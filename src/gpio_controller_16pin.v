==> flow/design.v <==
`timescale 1ns / 1ps
module gpio_controller_16pin (
    input wire clk,
    input wire rst_n,
    inout wire [15:0] gpio_pins,
    input wire [7:0] Mem_Addr,
    input wire [31:0] Mem_WrData,
    output reg [31:0] Mem_RdData,
    input wire MemWrite,
    output wire gpio_interrupt,
    input wire uart_tx_out,
    output wire uart_rx_in,
    input wire uart_tx_en,
    input wire uart_rx_en,
    input wire spi_mosi_out,
    input wire spi_sck_out,
    input wire spi_ss_out,
    output wire spi_miso_in,
    input wire spi_mosi_en,
    input wire spi_sck_en,
    input wire spi_ss_en,
    input wire spi_miso_en,
    inout wire i2c_sda,
    inout wire i2c_scl,
    input wire i2c_sda_en,
    input wire i2c_scl_en
);
    reg [15:0] gpio_data_out;
    reg [15:0] gpio_data_in;
    reg [15:0] gpio_direction;
    reg [15:0] gpio_pullup_en;
    reg [15:0] gpio_set;        
    reg [15:0] gpio_clear;      
    reg [15:0] gpio_int_enable;     
    reg [15:0] gpio_int_type;       
    reg [15:0] gpio_int_polarity;   
    reg [15:0] gpio_int_status;     
    reg [31:0] gpio_pin_mux;        
    reg [15:0] gpio_data_in_prev;   
    wire [15:0] gpio_int_pending;
    wire [15:0] pin_mux_out;        
    wire [15:0] pin_mux_oe;         
    reg [15:0] gpio_set_pulse;      
    reg [15:0] gpio_clear_pulse;    
    genvar i;
    generate
        for (i = 0; i < 16; i = i + 1) begin : pin_mux_control
            wire [1:0] mux_sel = gpio_pin_mux[2*i+1:2*i];
            assign pin_mux_out[i] = 
                (mux_sel == 2'b00) ? gpio_data_out[i] :           
                (mux_sel == 2'b01) ? (                            
                    (i == 0) ? uart_tx_out :                      
                    (i == 1) ? 1'b1 :                            
                    gpio_data_out[i]                             
                ) :
                (mux_sel == 2'b10) ? (                            
                    (i == 2) ? spi_mosi_out :                    
                    (i == 3) ? spi_sck_out :                     
                    (i == 4) ? spi_ss_out :                      
                    (i == 5) ? 1'b1 :                            
                    gpio_data_out[i]                             
                ) :
                (mux_sel == 2'b11) ? (                            
                    (i == 6) ? 1'bz :                            
                    (i == 7) ? 1'bz :                            
                    gpio_data_out[i]                             
                ) : gpio_data_out[i];
            assign pin_mux_oe[i] = 
                (mux_sel == 2'b00) ? gpio_direction[i] :          
                (mux_sel == 2'b01) ? (                            
                    (i == 0) ? uart_tx_en :                       
                    (i == 1) ? 1'b0 :                            
                    gpio_direction[i]                            
                ) :
                (mux_sel == 2'b10) ? (                            
                    (i == 2) ? spi_mosi_en :                     
                    (i == 3) ? spi_sck_en :                      
                    (i == 4) ? spi_ss_en :                       
                    (i == 5) ? 1'b0 :                            
                    gpio_direction[i]                            
                ) :
                (mux_sel == 2'b11) ? (                            
                    (i == 6) ? i2c_sda_en :                      
                    (i == 7) ? i2c_scl_en :                      
                    gpio_direction[i]                            
                ) : gpio_direction[i];
            assign gpio_pins[i] = pin_mux_oe[i] ? pin_mux_out[i] : 1'bz;
        end
    endgenerate
    assign uart_rx_in = (gpio_pin_mux[3:2] == 2'b01) ? gpio_pins[1] : 1'b1;   
    assign spi_miso_in = (gpio_pin_mux[11:10] == 2'b10) ? gpio_pins[5] : 1'b0;  
    assign i2c_sda = (gpio_pin_mux[13:12] == 2'b11) ? gpio_pins[6] : 1'bz;      
    assign i2c_scl = (gpio_pin_mux[15:14] == 2'b11) ? gpio_pins[7] : 1'bz;      
    generate
        for (i = 0; i < 16; i = i + 1) begin : interrupt_gen
            assign gpio_int_pending[i] = gpio_int_enable[i] & (
                gpio_int_type[i] ? 
                    (gpio_int_polarity[i] ? 
                        (~gpio_data_in_prev[i] & gpio_data_in[i]) :   
                        (gpio_data_in_prev[i] & ~gpio_data_in[i])     
                    ) :
                    (gpio_int_polarity[i] ? 
                        gpio_data_in[i] :       
                        ~gpio_data_in[i]        
                    )
            );
        end
    endgenerate
    assign gpio_interrupt = |gpio_int_status;
    always @(posedge clk) begin
        if (!rst_n) begin
            gpio_data_in <= 16'h0000;
            gpio_data_in_prev <= 16'h0000;
        end else begin
            gpio_data_in_prev <= gpio_data_in;
            gpio_data_in <= gpio_pins;
        end
    end
    always @(posedge clk) begin
        if (!rst_n) begin
            gpio_data_out <= 16'h0000;
            gpio_direction <= 16'h0000;
            gpio_pullup_en <= 16'h0000;
            gpio_set <= 16'h0000;
            gpio_clear <= 16'h0000;
            gpio_set_pulse <= 16'h0000;
            gpio_clear_pulse <= 16'h0000;
            gpio_int_enable <= 16'h0000;
            gpio_int_type <= 16'h0000;
            gpio_int_polarity <= 16'h0000;
            gpio_int_status <= 16'h0000;
            gpio_pin_mux <= 32'h00000000;
        end else begin
            gpio_set_pulse <= 16'h0000;
            gpio_clear_pulse <= 16'h0000;
            gpio_int_status <= gpio_int_status | gpio_int_pending;
            if (MemWrite) begin
                case (Mem_Addr[7:2])
                    6'h00: begin  
                        gpio_data_out <= Mem_WrData[15:0];
                    end
                    6'h02: gpio_direction <= Mem_WrData[15:0];      
                    6'h03: gpio_pullup_en <= Mem_WrData[15:0];      
                    6'h04: begin  
                        gpio_set_pulse <= Mem_WrData[15:0];
                        gpio_data_out <= gpio_data_out | Mem_WrData[15:0];
                    end
                    6'h05: begin  
                        gpio_clear_pulse <= Mem_WrData[15:0];
                        gpio_data_out <= gpio_data_out & ~Mem_WrData[15:0];
                    end
                    6'h06: gpio_int_enable <= Mem_WrData[15:0];     
                    6'h07: gpio_int_type <= Mem_WrData[15:0];       
                    6'h08: gpio_int_polarity <= Mem_WrData[15:0];   
                    6'h09: gpio_int_status <= gpio_int_status & ~Mem_WrData[15:0];  
                    6'h0A: gpio_pin_mux <= Mem_WrData[31:0];        
                endcase
            end
            gpio_set <= 16'h0000;
            gpio_clear <= 16'h0000;
        end
    end
    always @(*) begin
        case (Mem_Addr[7:2])
            6'h00: Mem_RdData = {16'h0, gpio_data_out};       
            6'h01: Mem_RdData = {16'h0, gpio_data_in};        
            6'h02: Mem_RdData = {16'h0, gpio_direction};      
            6'h03: Mem_RdData = {16'h0, gpio_pullup_en};      
            6'h04: Mem_RdData = 32'h0;                        
            6'h05: Mem_RdData = 32'h0;                        
            6'h06: Mem_RdData = {16'h0, gpio_int_enable};     
            6'h07: Mem_RdData = {16'h0, gpio_int_type};       
            6'h08: Mem_RdData = {16'h0, gpio_int_polarity};   
            6'h09: Mem_RdData = {16'h0, gpio_int_status};     
            6'h0A: Mem_RdData = gpio_pin_mux;                 
            default: Mem_RdData = 32'h00000000;
        endcase
    end
endmodule
# Reports on gpio_controller_16pin
# What the tools print for gpio_controller_16pin, step after step.
# Line numbers count from 1 in the design file above.
# Cell names lack the library's common part.
# A cell with - has no value.
dict set report setup {
  design {gpio_controller_16pin}
  clock_port {clk}
  cell_library {sky130hd}
  pvt_corner {tt_025C_1v80}
}

# Word-level counts
# Counts by Yosys on the flattened word-level netlist (proc, flatten, opt, wreduce; memories kept). Register bits leave out memories and registers merged into their read ports (data or address). Print and check cells are left out. Cells with the same type and inputs are merged into one.
dict set report classes {
  n_eq 26
  mux 120
  bitwise 85
  reduce_and_logical 18
}
# operator n
set ops {}
lappend ops {{32-bit case mux with 9-bit select} 1}
lappend ops {{1-bit 2-to-1 mux} 116}
lappend ops {{1-bit AND} 48}
lappend ops {{16-bit case mux with 3-bit select} 1}
lappend ops {{1-bit inverter} 32}
lappend ops {{16-bit AND} 2}
lappend ops {{16-bit bitwise OR} 2}
lappend ops {{16-bit 2-to-1 mux} 2}
lappend ops {{6-bit by 3-bit == test with 1-bit output (second input constant)} 4}
lappend ops {{6-bit by 4-bit == test with 1-bit output (second input constant)} 3}
lappend ops {{16-bit inverter} 1}
lappend ops {{16-bit OR reduction} 1}
lappend ops {{2-bit by 1-bit == test with 1-bit output (second input constant)} 8}
lappend ops {{2-bit == test (second input constant)} 8}
lappend ops {{2-bit zero test} 8}
lappend ops {{2-bit AND reduction} 7}
lappend ops {{6-bit by 2-bit == test with 1-bit output (second input constant)} 2}
lappend ops {{6-bit by 1-bit == test with 1-bit output (second input constant)} 1}
lappend ops {{6-bit zero test} 1}
lappend ops {{3-bit nonzero test} 1}
dict set report bits {
  reg_bits 176
  output_inout_bits 53
}

# Depth
# Yosys ltp: most cells in a row. Word level: on the elaborated netlist, between registers, memories and ports. Mapped: between sequential cells and ports; inverters and the memories' decode and read muxes count.
dict set report depth {
  word_depth 8
  ABC_AREA 0
  ltp_mapped 7
}

# Netlist
# The flow's flattened synthesis, as Yosys stat reports it; memories are mapped. The netlist is that of the ABC_AREA named above (0 if unset); the other value can give another one.
# type n
set by_type {}
lappend by_type {dfxtp_1 176}
lappend by_type {nand2_1 231}
lappend by_type {a21boi_1 78}
lappend by_type {nand3_1 52}
lappend by_type {a21boi_0 34}
lappend by_type {a22oi_1 32}
lappend by_type {and2_1 36}
lappend by_type {and3_1 31}
lappend by_type {mux2i_1 19}
lappend by_type {buf_2 29}
lappend by_type {xnor2_1 16}
lappend by_type {buf_4 18}
lappend by_type {a21oi_1 24}
lappend by_type {clkbuf_1 31}
lappend by_type {buf_6 9}
lappend by_type {nor2b_1 15}
lappend by_type {a22o_1 10}
lappend by_type {a2bb2oi_1 10}
# Not listed: further types 34, cells in them 108.
dict set report synth_totals {
  mapped_cells 959
  synth_area_um2 8255.4
  seq_area_um2 3523.4
  ff_cells 176
  buffers 90
}

# Path before layout
# Source: OpenSTA report_checks on the synthesized netlist (no wires, ideal clock, input and output delay 20% of the period each), path of least setup slack; recovery checks are left aside. Register names are those of the netlist, which keeps one name where synthesis merged equal registers.
dict set report synth_timing {
  kind {input-to-output}
  from {input Mem_Addr[3]}
  to {output Mem_RdData[12]}
  clock_period_ns 1.96
  input_delay_ns 0.392
  output_delay_ns 0.392
  launch_ns 0.392
  arrival_time_ns 1.553
  setup_slack_ns 0.015
  path_delay_ns 1.161
  driving_pins 7
  n_path_buf 3
  synth_period_reached_ns 1.945
}
# "path_delay_ns" = arrival - input delay + setup time.
# A path that ends at an output port has no setup time.
# "driving_pins": output pins that drive a net of the path, with the launching flip-flop's if there is one; two outputs of one cell count as two.
# "synth_period_reached_ns" = period - worst setup slack (recovery checks aside). The figure is calculated, with input and output delays left at 20% of the set period.
# The rows between start and end are the longest chain of elaborated cells between them; the timing report does not say that the signal goes this way. Where chains are equally long, one stands for them.
# A line is the first line of the expression or statement that the cell stems from. Yosys adds cells for indexed reads and writes and turns some case tables into memories.
dict set report synth_via {
  path_cell_list {buf_4 nor4b_4 buf_4 and2_0 buf_2 a22oi_1 nand4_1}
  elab_chain_len 2
  cells_between 10
  cone_classes {eq/ne (8); mux (1); reduce/logical (1)}
}
# element line
set synth_rtl {}
lappend synth_rtl {{start, declared} 6} ;# input wire [7:0] Mem_Addr,
lappend synth_rtl {{6-bit by 4-bit == test with 1-bit output} 164} ;# case (Mem_Addr[7:2])
lappend synth_rtl {{32-bit case mux with 9-bit select} 164}
lappend synth_rtl {{end, declared} 8} ;# output reg [31:0] Mem_RdData,

# Worst path after layout
# Path of least setup slack in the final report of flow run 2 (OpenROAD, finished layout, wires in). Where an end is a register, its clock arrival counts in the times.
dict set report layout_timing {
  kind {input-to-output}
  from {input Mem_Addr[2]}
  to {output Mem_RdData[9]}
  clock_period_ns 2.73
  input_delay_ns 0.55
  output_delay_ns 0.55
  launch_ns 0.55
  arrival_time_ns 2.27
  setup_slack_ns -0.09
  driving_pins 7
  n_path_buf 4
}
# The rows between start and end are the longest chain of elaborated cells between them; the timing report does not say that the signal goes this way. Where chains are equally long, one stands for them.
dict set report layout_via {
  path_cell_list {dlygate4sd2_1 buf_4 buf_4 nand3b_1 o22a_1 nand4_1 dlygate4sd2_1}
  elab_chain_len 2
  cells_between 10
  cone_classes {eq/ne (8); mux (1); reduce/logical (1)}
}
# element line
set layout_rtl {}
lappend layout_rtl {{start, declared} 6} ;# input wire [7:0] Mem_Addr,
lappend layout_rtl {{6-bit by 4-bit == test with 1-bit output} 164} ;# case (Mem_Addr[7:2])
lappend layout_rtl {{32-bit case mux with 9-bit select} 164}
lappend layout_rtl {{end, declared} 8} ;# output reg [31:0] Mem_RdData,

==> runs of gpio_controller_16pin <==
Module gpio_controller_16pin, platform sky130hd: 2 stored runs of the flow (Yosys, OpenROAD) with differing settings, in no particular order. Input and output delays are each 20% of the period that was set; the output load is 0.01 pF.
"achieved_period_ns" = clock period - worst setup slack. The figure is calculated, with input and output delays left at 20% of the set period.
"worst_path_time_ns" = time allowed to the worst setup path (clock period - input delay - output delay, where it has them) - its slack; a late launch clock adds to it, a late capture clock takes from it.
"design_power_w" is the tool's figure for a default switching activity; nothing was simulated.

# flow run 1
==> flow/run.sh <==
#!/bin/bash
# the make line also repeats the synthesis and layout settings of config.mk as NAME=value (left out here)
make -C /OpenROAD-flow-scripts/flow DESIGN_CONFIG=/design/flow/config.mk WORK_HOME=/design/flow/orfs CLKGATE_MAP_FILE= finish
==> flow/config.mk <==
export PLATFORM = sky130hd
export DESIGN_NAME = gpio_controller_16pin
export DESIGN_NICKNAME = gpio_controller_16pin
export VERILOG_FILES = /design/flow/design.v
export SDC_FILE = /design/flow/constraint.sdc
export NUM_CORES = 4
export LEC_CHECK = 0
export ABC_AREA = 0
export CAP_MARGIN = 30
export CELL_PAD_IN_SITES_DETAIL_PLACEMENT = 0
export CELL_PAD_IN_SITES_GLOBAL_PLACEMENT = 1
export CORE_ASPECT_RATIO = 0.72
export CORE_MARGIN = 2
export CORE_UTILIZATION = 62
export CTS_CLUSTER_SIZE = 13
export GPL_TIMING_DRIVEN = 0
export HOLD_SLACK_MARGIN = -0.04
export MAX_ROUTING_LAYER = met5
export PLACE_DENSITY = 0.55
export SLEW_MARGIN = 15
export TNS_END_PERCENT = 60
==> flow/constraint.sdc <==
create_clock -name core_clock -period 3.34 [get_ports {clk}]
set_input_delay 0.6680 -clock core_clock [delete_from_list [all_inputs] [get_ports {clk}]]
set_output_delay 0.6680 -clock core_clock [all_outputs]
set_load 0.01 [all_outputs]

==> flow run 1: results <==
outcome="unfinished; error GPL-0301 in placement"

# flow run 2
==> flow/run.sh <==
#!/bin/bash
# the make line also repeats the synthesis and layout settings of config.mk as NAME=value (left out here)
make -C /OpenROAD-flow-scripts/flow DESIGN_CONFIG=/design/flow/config.mk WORK_HOME=/design/flow/orfs CLKGATE_MAP_FILE= finish
==> flow/config.mk <==
export PLATFORM = sky130hd
export DESIGN_NAME = gpio_controller_16pin
export DESIGN_NICKNAME = gpio_controller_16pin
export VERILOG_FILES = /design/flow/design.v
export SDC_FILE = /design/flow/constraint.sdc
export NUM_CORES = 4
export LEC_CHECK = 0
export CAP_MARGIN = 20
export CORE_MARGIN = 8
export CORE_UTILIZATION = 63
export CTS_CLUSTER_DIAMETER = 114
export GPL_ROUTABILITY_DRIVEN = 1
export PLACE_DENSITY_LB_ADDON = 0.15
export SETUP_SLACK_MARGIN = -0.18
export SLEW_MARGIN = 20
==> flow/constraint.sdc <==
create_clock -name core_clock -period 2.73 [get_ports {clk}]
set_input_delay 0.5460 -clock core_clock [delete_from_list [all_inputs] [get_ports {clk}]]
set_output_delay 0.5460 -clock core_clock [all_outputs]
set_load 0.01 [all_outputs]

==> flow run 2: results <==
design_die_area_um2=17022.4
design_power_w=0.005559
layout_stdcell_area_um2=10157.2
timing.hold.ws_ns=0.231
achieved_period_ns=2.815
fin_tns_ns=-0.453
worst_path_time_ns=1.72
critical_path_kind="input-to-output"
worst_setup_slack_ns=-0.085
yosys.chip_area_um2=8255.4
fin_util_pct=77.9
